==> flow/design.v <==
interface fifo_if;
  logic clock, rd, wr;          
  logic full, empty;            
  logic [7:0] data_in;          
  logic [7:0] data_out;         
  logic rst;                    
endinterface
module memory(
  input clk,
  input reset,
  input write,
  input [8:0]data_in,
  input [4:0]addr,
  output reg [8:0]data_out);
  reg [8:0]ram[32:0];
  always @(posedge clk) begin
     if(write)
      ram[addr]<=data_in;
    else
      data_out<=ram[addr];
  end
endmodule
=== Reports on memory ===
Tool output for the design above, in the order of the flow.
Lines are those of the file above, counted from 1.
Operators: Yosys type, input widths -> output width; for muxes data width and select width s.
Cell names lack the library's common part.
A cell with -- has no value.

* Top module: memory
* Clock: clk
* Standard-cell library: sky130hd
* Library corner: tt_025C_1v80

=== Word-level counts ===
Yosys after proc, flatten, opt, wreduce and memory -nomap, before mapping. Enables and synchronous resets that opt folds into registers are not counted as muxes. Memory bits, and registers merged into a memory's read port (data or address), are not among the register bits. Print and check cells are not counted. Equal cells are merged and count once.
Yosys's memory passes give these memory sizes; they may raise the number of words (mostly to a power of two), join words into wider ones and drop unused or constant bits.

* Register bits: 0
* Input bits: 17
* Output and inout bits: 9
* Memory bits (writable): 297
* Memories kept: 1
* Clocked read ports x word width: 9
* Elaborated cells: 5

* Reduce/logical cells: 1
* Mux-type cells: 3

{| class="wikitable"
|+ Memories
! name !! words !! bits a word !! read ports !! wr ports !! RTL line !! text
|-
| ram || 33 || 9 || 1 || 1 || 15 || <nowiki>reg [8:0]ram[32:0];</nowiki>
|}

{| class="wikitable"
|+ Operators by type and width
! cell !! number
|-
| $mux 9 || 1
|-
| $mux 6 || 1
|-
| $logic_not 1->1 || 1
|-
| $mux 1 || 1
|}

=== Longest topological paths ===
Depth = most cells in a row (Yosys ltp): at word level without a register or memory, in the mapped netlist without a sequential cell, where the memories' decode and read muxes count.

* Depth after elaboration: 1
* ABC_AREA: 0
* Depth in mapped cells: 8
* Gate-level depth less buffers: 5

=== After synthesis ===
Source: synth_stat.txt of the flow (Yosys; design flattened, memories mapped). It holds for the ABC_AREA given above (unset counts as 0); a run with the other value may have another netlist.

* Chip area (Yosys): 11771.3 sq um
* Mapped cells: 712
* Flip-flop cells: 297
* Area of sequential cells: 8918.6 sq um
* Buffers: 47

{| class="wikitable"
|+ Cells by type
! cell type !! number !! total area (sq um)
|-
| edfxtp_1 || 297 || 8.92E+03
|-
| mux2i_1 || 26 || 260.25
|-
| a22oi_1 || 34 || 255.245
|-
| a221oi_1 || 26 || 227.718
|-
| mux2_2 || 14 || 157.651
|-
| a21oi_1 || 31 || 155.149
|-
| nand2_1 || 37 || 138.883
|-
| buf_6 || 12 || 135.13
|-
| nor2_1 || 36 || 135.13
|-
| o21ai_0 || 26 || 130.125
|-
| buf_2 || 21 || 105.101
|-
| o22ai_1 || 16 || 100.096
|-
| nor2b_1 || 12 || 75.072
|-
| a22o_1 || 8 || 70.067
|-
| a211oi_1 || 9 || 67.565
|-
| mux4_2 || 3 || 67.565
|-
| nor3_1 || 13 || 65.062
|-
| mux4_1 || 2 || 52.55
|}

Other cell types: 41; their cells: 89.

=== Timing after synthesis ===
OpenSTA on the mapped netlist: ideal clock, no wires. The path of least setup slack (recovery checks aside). Input and output delay are each 20% of the period. Register names are those of the netlist, which keeps one name where synthesis merged equal registers.

* Path kind: in2reg
* Start point: input port addr[4]
* End point: memory ram[17][0]
* Path delay: 1.930 ns
* Period: 3.42 ns
* Arrival time: 2.227 ns
* Setup time: 0.387 ns
* Buffers on the path: 3
* Launch time at the first pin: 0.684 ns
* Setup slack: 0.806 ns
* Stages: 5
* Synthesis period reached: 2.614 ns

"path delay" = arrival - input delay + setup time.
"stages": output pins that drive a net of the path, with the launching flip-flop's if there is one; two outputs of one cell count as two.
"synthesis period reached" is the clock period less the worst setup slack; recovery checks do not enter. This is arithmetic on one report: input and output delays are still those of the set period (20% each).
Between the ends stands the longest chain of elaborated cells between them, by number of cells; it is not shown to be the way that was timed. Of several equally long chains one is given.
A line is the first line of the expression or statement that the cell stems from. Yosys adds cells for indexed reads and writes and turns some case tables into memories.

* Cell sequence: buf_2 buf_2 clkbuf_1 nand3_1 nor3_1
* Length of the longest elaborated chain: 1

{| class="wikitable"
|+ RTL lines, path post-synthesis
! element !! RTL line !! text
|-
| start, declared || 13 || <nowiki>input [4:0]addr,</nowiki>
|-
| $mux 6 || 17 || <nowiki>if(write)</nowiki>
|-
| end, declared || 15 || <nowiki>reg [8:0]ram[32:0];</nowiki>
|}

=== Path in the finished layout ===
Path of least setup slack in the final report of run 1 (OpenROAD, finished layout, wires in). Where an end is a register, its clock arrival counts in the times.

* Path kind: in2reg
* Start point: input port addr[0]
* End point: register data_out[0]
* Buffers on the path: 3
* Arrival time: 2.58 ns
* Stages: 8
* Setup slack: 0.47 ns
* Period: 2.74 ns
* Launch time at the first pin: 0.55 ns
* Setup time: 0.23 ns

* Cell sequence: buf_2 nor2b_2 buf_4 a22oi_1 a211oi_1 buf_4 o31ai_1 o31ai_1

{| class="wikitable"
|+ RTL lines, path after layout
! element !! RTL line !! text
|-
| start, declared || 13 || <nowiki>input [4:0]addr,</nowiki>
|-
| end, declared || 14 || <nowiki>output reg [8:0]data_out);</nowiki>
|}

Chain of elaborated cells between the ends: none given.

Wiki page: memory / flow data

Measured data: module memory, platform sky130hd, 2 stored runs of the flow under differing settings, order arbitrary. Input and output delays are each 20% of the period that was set; the output load is 0.01 pF.

=== Run 1 ===
{| class="wikitable"
! Setting !! Value
|-
| period_ns || 2.74
|-
| CORE_UTILIZATION || 24
|-
| CAP_MARGIN || 20
|-
| CORE_MARGIN || 2
|-
| SLEW_MARGIN || 20
|-
! Result !! Value
|-
| Chip area after synthesis (Yosys) || 11771.3 sq um
|-
| Worst hold slack in the final report || 0.735 ns
|-
| Standard-cell area of the final layout || 14392.6 sq um
|-
| Lowest setup slack || 0.475 ns
|-
| Full die area || 50834.5 sq um
|}

=== Run 2 ===
{| class="wikitable"
! Setting !! Value
|-
| period_ns || 4.1
|-
| CORE_UTILIZATION || 34
|-
| SETUP_SLACK_MARGIN || 1.03
|-
| PLACE_DENSITY_LB_ADDON || 0.11
|-
| CORE_ASPECT_RATIO || 1.07
|-
| CELL_PAD_IN_SITES_GLOBAL_PLACEMENT || 2
|-
| CELL_PAD_IN_SITES_DETAIL_PLACEMENT || 2
|-
| TNS_END_PERCENT || 20
|-
| GPL_ROUTABILITY_DRIVEN || 1
|-
| CTS_CLUSTER_SIZE || 85
|-
| CTS_CLUSTER_DIAMETER || 209
|-
| MIN_ROUTING_LAYER || met1
|-
| CAP_MARGIN || 20
|-
| CORE_MARGIN || 2
|-
| SLEW_MARGIN || 20
|-
! Result !! Value
|-
| Full die area || 36126.9 sq um
|-
| Chip area after synthesis (Yosys) || 11771.3 sq um
|-
| Lowest setup slack || 1.172 ns
|-
| Standard-cell area of the final layout || 13132.6 sq um
|-
| Worst hold slack in the final report || 0.848 ns
|}
