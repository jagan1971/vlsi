==> flow/design.v <==
interface fifo_if;
  logic clock, rd, wr;          
  logic full, empty;            
  logic [7:0] data_in;          
  logic [7:0] data_out;         
  logic rst;                    
endinterface
module fifo(input clk, rst, wr, rd,
            input [7:0] din, output reg [7:0] dout,
            output empty, full);
  reg [3:0] wptr = 0, rptr = 0;
  reg [4:0] cnt = 0;
  reg [7:0] mem [15:0];
  always @(posedge clk)
    begin
      if (rst == 1'b1)
        begin
          wptr <= 0;
          rptr <= 0;
          cnt  <= 0;
        end
      else if (wr && !full)
        begin
          mem[wptr] <= din;
          wptr      <= wptr + 1;
          cnt       <= cnt + 1;
        end
      else if (rd && !empty)
        begin
          dout <= mem[rptr];
          rptr <= rptr + 1;
          cnt  <= cnt - 1;
        end
    end
  assign empty = (cnt == 0) ? 1'b1 : 1'b0;
  assign full  = (cnt == 16) ? 1'b1 : 1'b0;
endmodule
Tool chain data of fifo. The steps from the RTL of fifo to its reports follow in flow order. Line numbers count from 1 in the design file above. Operators carry their Yosys type and port widths (W data, S select, Z words). Cell names lack the library's common part. The mark - stands for no value.

Top: fifo. Clock port: clk. Standard-cell library: sky130hd. Library corner: tt_025C_1v80.

Word level. Counts by Yosys on the flattened word-level netlist (proc, flatten, opt, wreduce; memories kept). Register bits leave out memories and registers merged into their read ports (data or address). Print and check cells are left out. Cells with the same type and inputs are merged into one. Yosys's memory passes give these memory sizes; they may raise the number of words (mostly to a power of two), join words into wider ones and drop unused or constant bits.

Under word width x clocked read ports stands 8. Word-level cells: 29. For memory bits (writable) the number is 128. Input port bits: 12. The figure for memories is 1. The entry for bits in registers reads 13. The entry for output and inout port bits reads 10.

Under bitwise operators stands 2. Reductions and logical operators: 8. Under add/sub/neg operators stands 4. The figure for muxes and demuxes is 10. Equality and inequality tests: 1.

Memory list: mem (words 16, width 8, read ports 1, write ports 1, line 13) `reg [7:0] mem [15:0];`.

Operators with widths (count): $mux W8 (2); $mux W5 (2); $add A4 B1 Y4 const B (2); $mux W4 (2); $add A5 B1 Y5 const B (1); $sub A5 B1 Y5 const B (1); $eq A5 B5 Y1 const B (1); $logic_not A5 Y1 (1); $mux W1 (4); $reduce_and A3 Y1 (1); $logic_and A1 B1 Y1 (2); $not A1 Y1 (2); $logic_not A1 Y1 (2); $reduce_and A2 Y1 (1); $reduce_bool A2 Y1 (1).

Depth. Depth = most cells in a row (Yosys ltp): at word level without a register or memory, in the mapped netlist without a sequential cell, where the memories' decode and read muxes count.

For word-level depth the number is 6. The entry for ABC_AREA reads 0. The figure for mapped depth is 9. The entry for depth with buffers taken out reads 8.

After synthesis. Yosys stat after the flow's synthesis: flattened, memories mapped to cells. It holds for the ABC_AREA given above (unset counts as 0); a run with the other value may have another netlist.

Cell types: edfxtp_1 (count 136, total area 4.08E+03 µm²); mux4_2 (count 16, total area 360.346 µm²); mux2i_1 (count 33, total area 330.317 µm²); dfxtp_1 (count 13, total area 260.25 µm²); a221oi_1 (count 16, total area 140.134 µm²); ha_1 (count 8, total area 100.096 µm²); nor2_1 (count 26, total area 97.594 µm²); o21ai_0 (count 14, total area 70.067 µm²); a22oi_1 (count 8, total area 60.058 µm²); nand2_1 (count 15, total area 56.304 µm²); a21oi_1 (count 9, total area 45.043 µm²); buf_2 (count 9, total area 45.043 µm²); clkbuf_1 (count 9, total area 33.782 µm²); inv_1 (count 8, total area 30.029 µm²); o41ai_4 (count 1, total area 27.526 µm²); xnor2_1 (count 3, total area 26.275 µm²); xor2_1 (count 3, total area 26.275 µm²); o211ai_2 (count 2, total area 25.024 µm²).

Other cell types: 21; their cells: 30.

Under flip-flops stands 149. Under cell area after synthesis stands 6058.3 µm². Under standard cells after synthesis stands 359. The entry for area of sequential cells reads 4344.2 µm².

Timing after synthesis. OpenSTA on the mapped netlist: ideal clock, no wires. The path of least setup slack (recovery checks aside). Input and output delay are each 20% of the period. Register names are those of the netlist, which keeps one name where synthesis merged equal registers.

Path kind: input to register. Start: in wr. End: reg cnt[4]. For stages the number is 9. Clock period: 4.04 ns. For setup slack the number is 0.977 ns. Under launch time at the first pin stands 0.808 ns. Under arrival time stands 2.977 ns. The figure for path delay is 2.255 ns. For synthesis period reached the number is 3.063 ns.

"path delay" = arrival - input delay + setup time. "stages": output pins that drive a net of the path, with the launching flip-flop's if there is one; two outputs of one cell count as two. "synthesis period reached" is the clock period less the worst setup slack; recovery checks do not enter. This is arithmetic on one report: input and output delays are still those of the set period (20% each). Between the ends stands the longest chain of elaborated cells between them, by number of cells; it is not shown to be the way that was timed. Of several equally long chains one is given. Each line given opens the expression or statement behind the cell; cells for indexed reads and writes are added by Yosys, which also makes memories of some case tables. At most two assigning lines are given for a register; there are more.

Path through: clkbuf_1 > inv_1 > a21oi_1 > inv_1 > fa_1 > a21o_1 > a2111o_1 > o211a_1 > a211oi_1. The figure for length of the longest elaborated chain is 2. Elaborated cells on any way between the ends: 3. The figure for source lines of those cells is 1.

RTL lines, path post-synthesis: start, declared (line 8) `module fifo(input clk, rst, wr, rd,`; $logic_and A1 B1 Y1 (line 22) `else if (wr && !full)`; $mux W5 (line 22); end, assigned (line 26) `cnt       <= cnt + 1;`; end, assigned (line 32) `cnt  <= cnt - 1;`; end, declared (line 12) `reg [4:0] cnt = 0;`.

Worst path after layout. Path of least setup slack in the final report of entry A (OpenROAD, finished layout, wires in). Where an end is a register, its clock arrival counts in the times.

Path kind: register to register. Start: reg cnt[1]. End: reg cnt[4]. Clock period: 2.03 ns. Under launch time at the first pin stands 0.42 ns. For setup slack the number is -0.06 ns. Under arrival time stands 2.44 ns. For stages the number is 10.

Between the ends stands the longest chain of elaborated cells between them, by number of cells; it is not shown to be the way that was timed. Of several equally long chains one is given. At most two assigning lines are given for a register; there are more.

Path through: dfxtp_4 > nor4_4 > buf_4 > a21oi_4 > inv_4 > ha_4 > a21o_1 > a2111o_1 > o211a_1 > a211oi_2. The figure for length of the longest elaborated chain is 6. Elaborated cells on any way between the ends: 13. The figure for source lines of those cells is 6.

RTL lines, path post-layout: start, declared (line 12) `reg [4:0] cnt = 0;`; start, assigned (line 26) `cnt       <= cnt + 1;`; start, assigned (line 32) `cnt  <= cnt - 1;`; $logic_not A5 Y1 (line 35) `assign empty = (cnt == 0) ? 1'b1 : 1'b0;`; $mux W1 (line 35); $logic_not A1 Y1 (line 28) `else if (rd && !empty)`; $logic_and A1 B1 Y1 (line 28); $mux W5 (line 28); $mux W5 (line 22) `else if (wr && !full)`; end, assigned (line 26); end, assigned (line 32); end, declared (line 12).

Data sheet: physical implementation of fifo

Record of 2 stored runs of the RTL-to-layout flow on fifo, platform sky130hd. The runs are unordered. Constraints: input delay and output delay 20% of the set period each, output load 0.01 pF. "period achieved" means the clock period less the worst setup slack. The figure is calculated, with input and output delays left at 20% of the set period. "time of the worst setup path" = time allowed to the worst setup path (clock period - input delay - output delay, where it has them) - its slack; a late launch clock adds to it, a late capture clock takes from it. "total design power" is the tool's figure for a default switching activity; nothing was simulated.

Files of entry A:
==> flow/run.sh <==
#!/bin/bash
# the make line also repeats the synthesis and layout settings of config.mk as NAME=value (left out here)
make -C /OpenROAD-flow-scripts/flow DESIGN_CONFIG=/design/flow/config.mk WORK_HOME=/design/flow/orfs CLKGATE_MAP_FILE= finish
==> flow/config.mk <==
export PLATFORM = sky130hd
export DESIGN_NAME = fifo
export DESIGN_NICKNAME = fifo
export VERILOG_FILES = /design/flow/design.v
export SDC_FILE = /design/flow/constraint.sdc
export NUM_CORES = 4
export LEC_CHECK = 0
export ABC_AREA = 0
export CAP_MARGIN = 15
export CORE_MARGIN = 2
export CORE_UTILIZATION = 19
export PLACE_DENSITY = 0.71
export SETUP_SLACK_MARGIN = 0.53
export SLEW_MARGIN = 20
==> flow/constraint.sdc <==
create_clock -name core_clock -period 2.03 [get_ports {clk}]
set_input_delay 0.4060 -clock core_clock [delete_from_list [all_inputs] [get_ports {clk}]]
set_output_delay 0.4060 -clock core_clock [all_outputs]
set_load 0.01 [all_outputs]

Results of entry A. For the die area the run shows 33330.0 µm². The utilization reads 28.6%. The worst-case hold slack is 0.579 ns. The std-cell area (final layout) is 9008.6 µm². The worst setup slack after layout reads -0.060 ns. The period achieved is 2.090 ns. For the time of the worst setup path the run shows 2.09 ns. Critical path kind: register to register. For the total design power the run shows 0.010414 W. The synthesis area comes to 6058.3 µm². The measured total negative slack on setup checks is -0.133 ns.

Files of entry B:
==> flow/run.sh <==
#!/bin/bash
# the make line also repeats the synthesis and layout settings of config.mk as NAME=value (left out here)
make -C /OpenROAD-flow-scripts/flow DESIGN_CONFIG=/design/flow/config.mk WORK_HOME=/design/flow/orfs CLKGATE_MAP_FILE= finish
==> flow/config.mk <==
export PLATFORM = sky130hd
export DESIGN_NAME = fifo
export DESIGN_NICKNAME = fifo
export VERILOG_FILES = /design/flow/design.v
export SDC_FILE = /design/flow/constraint.sdc
export NUM_CORES = 4
export LEC_CHECK = 0
export CAP_MARGIN = 20
export CORE_MARGIN = 2
export CORE_UTILIZATION = 56
export CTS_CLUSTER_DIAMETER = 79
export GPL_ROUTABILITY_DRIVEN = 1
export GPL_TIMING_DRIVEN = 0
export PLACE_DENSITY_LB_ADDON = 0.24
export SETUP_SLACK_MARGIN = 0.45
export SLEW_MARGIN = 20
==> flow/constraint.sdc <==
create_clock -name core_clock -period 1.9 [get_ports {clk}]
set_input_delay 0.3800 -clock core_clock [delete_from_list [all_inputs] [get_ports {clk}]]
set_output_delay 0.3800 -clock core_clock [all_outputs]
set_load 0.01 [all_outputs]

Results of entry B. The period achieved is 2.221 ns. For the total design power the run shows 0.011071 W. For the time of the worst setup path the run shows 2.22 ns. Critical path kind: register to register. The utilization reads 80.3%. The worst setup slack after layout reads -0.321 ns. The measured total negative slack on setup checks is -5.987 ns. For the die area the run shows 11666.2 µm². The worst-case hold slack is 0.070 ns. The synthesis area comes to 6058.3 µm². The std-cell area (final layout) is 8368.0 µm².
